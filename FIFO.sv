==> flow/design.v <==
`timescale 1ns / 1ps
module FIFO #(
 parameter width=8,
 parameter depth=16
 )(
input clk,reset,
input [width-1:0] datain,
input write_en, read_en,
output reg [width-1:0] dataout,
output full,empty,output [4:0] countout);
reg [width-1:0] fifo [0:depth-1];
reg [$clog2(depth)-1:0] w_ptr,r_ptr;
reg [4:0] count;
always @ (posedge clk or negedge reset)  
begin
if (!reset)
begin 
w_ptr<=0;
r_ptr<=0;
count<=0;
dataout<=0;
end
else begin
if (write_en && !full) begin
fifo[w_ptr]<=datain;
w_ptr<=(w_ptr+1)%depth;
count<=count+1;
end
if (read_en && !empty) begin
dataout<=fifo[r_ptr];
r_ptr<=(r_ptr+1)%depth;
count<=count-1;
end
end 
end 
assign full=(count==depth);
assign empty=(count==0);
assign countout=count;
endmodule
### Step by step through the tools: FIFO

What the tools print for FIFO, step after step.
Line numbers count from 1 in the design file above.
Operators: Yosys type, input widths -> output width; for muxes data width and select width s.
The mark - stands for no value.

| inputs | value |
|---|---|
| top | FIFO |
| clock | clk |
| standard-cell library | sky130hd |
| corner | tt_025C_1v80 |

### Word level

Counts by Yosys on the flattened word-level netlist (proc, flatten, opt, wreduce). Print and check cells are left out. Cells with the same type and inputs are merged into one.

| operators by class | value |
|---|---|
| $add $sub $neg | 4 |
| $mul | 0 |
| div/mod/pow operators | 0 |
| order comparisons | 0 |
| equal/unequal tests | 31 |
| shift-type cells | 0 |
| mux-type cells | 3 |
| bitwise logic cells | 0 |
| reduce/logical cells | 24 |

Operators by type and width:

| cell | count |
|---|---|
| $pmux 8 s16 | 1 |
| $eq 4x4->1 const B | 16 |
| $reduce_and 3->1 | 16 |
| $eq 4x3->1 const B | 8 |
| $eq 4x2->1 const B | 4 |
| $mux 5 | 2 |
| $add 4x1->4 const B | 2 |
| $eq 4x1->1 const B | 2 |
| $logic_not 4->1 | 2 |
| $add 5x1->5 const B | 1 |
| $sub 5x1->5 const B | 1 |
| $eq 5x5->1 const B | 1 |
| $logic_not 5->1 | 1 |
| $logic_and 1x1->1 | 2 |
| $logic_not 1->1 | 2 |
| $reduce_bool 2->1 | 1 |

| word-level totals | value |
|---|---|
| register bits after elaboration | 149 |
| bits in latches | 0 |
| bits in writable memories | 0 |
| memory bits (read-only) | 0 |
| clocked read ports x word width | 0 |
| memory cells | 0 |
| input port bits | 12 |

### Longest topological paths

Yosys ltp: most cells in a row. Word level: on the elaborated netlist, between registers, memories and ports. Mapped: between sequential cells and ports; inverters and the memories' decode and read muxes count.

| logic depth | value |
|---|---|
| depth in word-level cells | 5 |
| ABC_AREA | 0 |
| depth in mapped cells | 10 |

### After synthesis

Yosys stat after the flow's synthesis: flattened, memories mapped to cells. It holds for the ABC_AREA given above (unset counts as 0); a run with the other value may have another netlist.

Cell types:

| cell type | count | total area (um^2) |
|---|---|---|
| sky130_fd_sc_hd__edfxtp_1 | 128 | 3.84E+03 |
| sky130_fd_sc_hd__dfrtp_1 | 21 | 525.504 |
| sky130_fd_sc_hd__a22oi_1 | 21 | 157.651 |
| sky130_fd_sc_hd__ha_1 | 11 | 137.632 |
| sky130_fd_sc_hd__o21ai_0 | 22 | 110.106 |
| sky130_fd_sc_hd__nand2_1 | 25 | 93.84 |
| sky130_fd_sc_hd__a21oi_1 | 18 | 90.086 |
| sky130_fd_sc_hd__mux2i_1 | 8 | 80.077 |
| sky130_fd_sc_hd__nor2_1 | 19 | 71.318 |
| sky130_fd_sc_hd__xnor2_1 | 8 | 70.067 |
| sky130_fd_sc_hd__a221oi_1 | 6 | 52.55 |
| sky130_fd_sc_hd__a311oi_1 | 6 | 52.55 |
| sky130_fd_sc_hd__clkbuf_1 | 14 | 52.55 |
| sky130_fd_sc_hd__a222oi_1 | 5 | 50.048 |
| sky130_fd_sc_hd__a31oi_1 | 7 | 43.792 |
| sky130_fd_sc_hd__nand3_1 | 8 | 40.038 |
| sky130_fd_sc_hd__nor3_1 | 7 | 35.034 |
| sky130_fd_sc_hd__nor2b_1 | 5 | 31.28 |

Not listed: further types 32, cells in them 65.

| synthesis totals | value |
|---|---|
| cells in the netlist | 404 |
| cell area after synthesis | 6004.5 um^2 |
| flip-flops | 149 |
| buffers | 25 |

### Timing after synthesis

Source: OpenSTA report_checks on the synthesized netlist (no wires, ideal clock, input and output delay 20% of the period each), path of least setup slack; recovery checks are left aside. Register names are those of the netlist, which keeps one name where synthesis merged equal registers.

| path after synthesis | value |
|---|---|
| path type | register -> register |
| from | reg count[1] |
| to | reg count[4] |
| clock period | 2.45 ns |
| setup time | 0.135 ns |
| time at the first pin | 0.000 ns |
| arrival | 2.452 ns |
| slack | -0.137 ns |
| delay of the path | 2.587 ns |
| stages | 11 |
| synthesis period reached | 2.587 ns |

"delay of the path" = arrival - input delay + setup time.
"stages" counts driving pins, that of a launching flip-flop among them; a cell with two outputs on the path counts twice.
"synthesis period reached" is the clock period less the worst setup slack; recovery checks do not enter. This is arithmetic on one report: input and output delays are still those of the set period (20% each).
Between the ends stands the longest chain of elaborated cells between them, by number of cells; it is not shown to be the way that was timed. Of several equally long chains one is given.
A line is the first line of the expression or statement that the cell stems from. Yosys adds cells for indexed reads and writes and turns some case tables into memories.
At most two assigning lines are given for a register; there are more.

| on the way, after synthesis | value |
|---|---|
| path through | sky130_fd_sc_hd__dfrtp_1 -> sky130_fd_sc_hd__or4_4 -> sky130_fd_sc_hd__o21ai_4 -> sky130_fd_sc_hd__inv_2 -> sky130_fd_sc_hd__clkbuf_1 -> sky130_fd_sc_hd__ha_1 -> sky130_fd_sc_hd__nor2b_1 -> sky130_fd_sc_hd__o21a_1 -> sky130_fd_sc_hd__o211ai_1 -> sky130_fd_sc_hd__o31ai_1 -> sky130_fd_sc_hd__xor2_1 |
| cells in the longest elaborated chain | 5 |
| elaborated cells between the ends (all ways) | 11 |
| source lines of those cells | 6 |
| those cells by class | 2 x add/sub; 1 x eq/ne; 2 x mux; 6 x reduce/logical |

RTL lines, path after synthesis:

| item | line | source |
|---|---|---|
| start, declared | 13 | `reg [4:0] count;` |
| start, assigned | 27 | `count<=count+1;` |
| start, assigned | 32 | `count<=count-1;` |
| $eq 5x5->1 | 36 | `assign full=(count==depth);` |
| $logic_not 1->1 | 24 | `if (write_en && !full) begin` |
| $logic_and 1x1->1 | 24 |  |
| $mux 5 | 24 |  |
| $mux 5 | 29 | `if (read_en && !empty) begin` |
| end, assigned | 27 |  |
| end, assigned | 32 |  |
| end, declared | 13 |  |

### Path in the finished layout

From the final timing report of stored run 1: the path of least setup slack in the routed layout; clock arrival at registers is part of the times.

| path post-layout | value |
|---|---|
| path type | register -> register |
| from | reg count[0] |
| to | reg count[4] |
| clock period | 2.28 ns |
| setup time | 0.12 ns |
| time at the first pin | 0.42 ns |
| arrival | 2.67 ns |
| slack | -0.10 ns |
| stages | 10 |

Between the ends stands the longest chain of elaborated cells between them, by number of cells; it is not shown to be the way that was timed. Of several equally long chains one is given.
At most two assigning lines are given for a register; there are more.

| on the way, post-layout | value |
|---|---|
| path through | sky130_fd_sc_hd__dfrtp_1 -> sky130_fd_sc_hd__or4_4 -> sky130_fd_sc_hd__o21ai_4 -> sky130_fd_sc_hd__clkinv_4 -> sky130_fd_sc_hd__ha_4 -> sky130_fd_sc_hd__nor2b_1 -> sky130_fd_sc_hd__o21a_1 -> sky130_fd_sc_hd__o211ai_1 -> sky130_fd_sc_hd__o31ai_1 -> sky130_fd_sc_hd__xor2_1 |
| cells in the longest elaborated chain | 5 |
| elaborated cells between the ends (all ways) | 11 |
| source lines of those cells | 6 |
| those cells by class | 2 x add/sub; 1 x eq/ne; 2 x mux; 6 x reduce/logical |

RTL lines, path post-layout:

| item | line | source |
|---|---|---|
| start, declared | 13 | `reg [4:0] count;` |
| start, assigned | 27 | `count<=count+1;` |
| start, assigned | 32 | `count<=count-1;` |
| $eq 5x5->1 | 36 | `assign full=(count==depth);` |
| $logic_not 1->1 | 24 | `if (write_en && !full) begin` |
| $logic_and 1x1->1 | 24 |  |
| $mux 5 | 24 |  |
| $mux 5 | 29 | `if (read_en && !empty) begin` |
| end, assigned | 27 |  |
| end, assigned | 32 |  |
| end, declared | 13 |  |

Wiki page: FIFO / flow data

Design FIFO on sky130hd. What follows are 2 stored runs of the flow, each under its own settings; their order means nothing. The constraints put input and output delay at 20% of the set period each and load the outputs with 0.01 pF.
By "period achieved" is meant the clock period of the run minus its worst setup slack. This is arithmetic on one report: input and output delays are still those of the set period (20% each).
"worst path time" is the time allowed to the run's worst setup path (the clock period less input and output delay, where it has them) less its slack. Clock arrival times count: a late capture clock shortens it, a late launch clock lengthens it.
"overall power": no workload was simulated; the value follows from the tool's default switching activity.
Among the settings, n/a means not set for that run.

| run name | period_ns | CORE_UTILIZATION | HOLD_SLACK_MARGIN | TNS_END_PERCENT | ABC_AREA | GPL_TIMING_DRIVEN | GPL_ROUTABILITY_DRIVEN | CTS_CLUSTER_SIZE | MAX_ROUTING_LAYER | CAP_MARGIN | CORE_MARGIN | SLEW_MARGIN | PLACE_DENSITY_LB_ADDON | CTS_CLUSTER_DIAMETER | Yosys chip area after synthesis (um^2) | total die area (um^2) | standard-cell area after routing (um^2) | post-route utilization (%) | smallest setup slack (ns) | setup TNS (ns) | overall power (uW) | period achieved (ns) | worst path time (ns) | worst setup path kind |
|---|---|---|---|---|---|---|---|---|---|---|---|---|---|---|---|---|---|---|---|---|---|---|---|---|
| stored run 1 | 2.28 | 43 | 0.03 | 25 | 0 | 0 | 1 | 45 | met4 | 20 | 2 | 20 | n/a | n/a | 6004.5 | 14925.5 | 7602.3 | 55.2 | -0.101 | -0.207 | 9449 | 2.381 | 2.38 | register -> register |
| stored run 2 | 2.55 | 43 | n/a | n/a | n/a | 1 | 0 | 74 | n/a | 15 | 2 | 25 | 0.25 | 212 | 6004.5 | 14925.5 | 7221.9 | 52.4 | 0.120 | 0.000 | 8161 | 2.430 | 2.43 | register -> register |
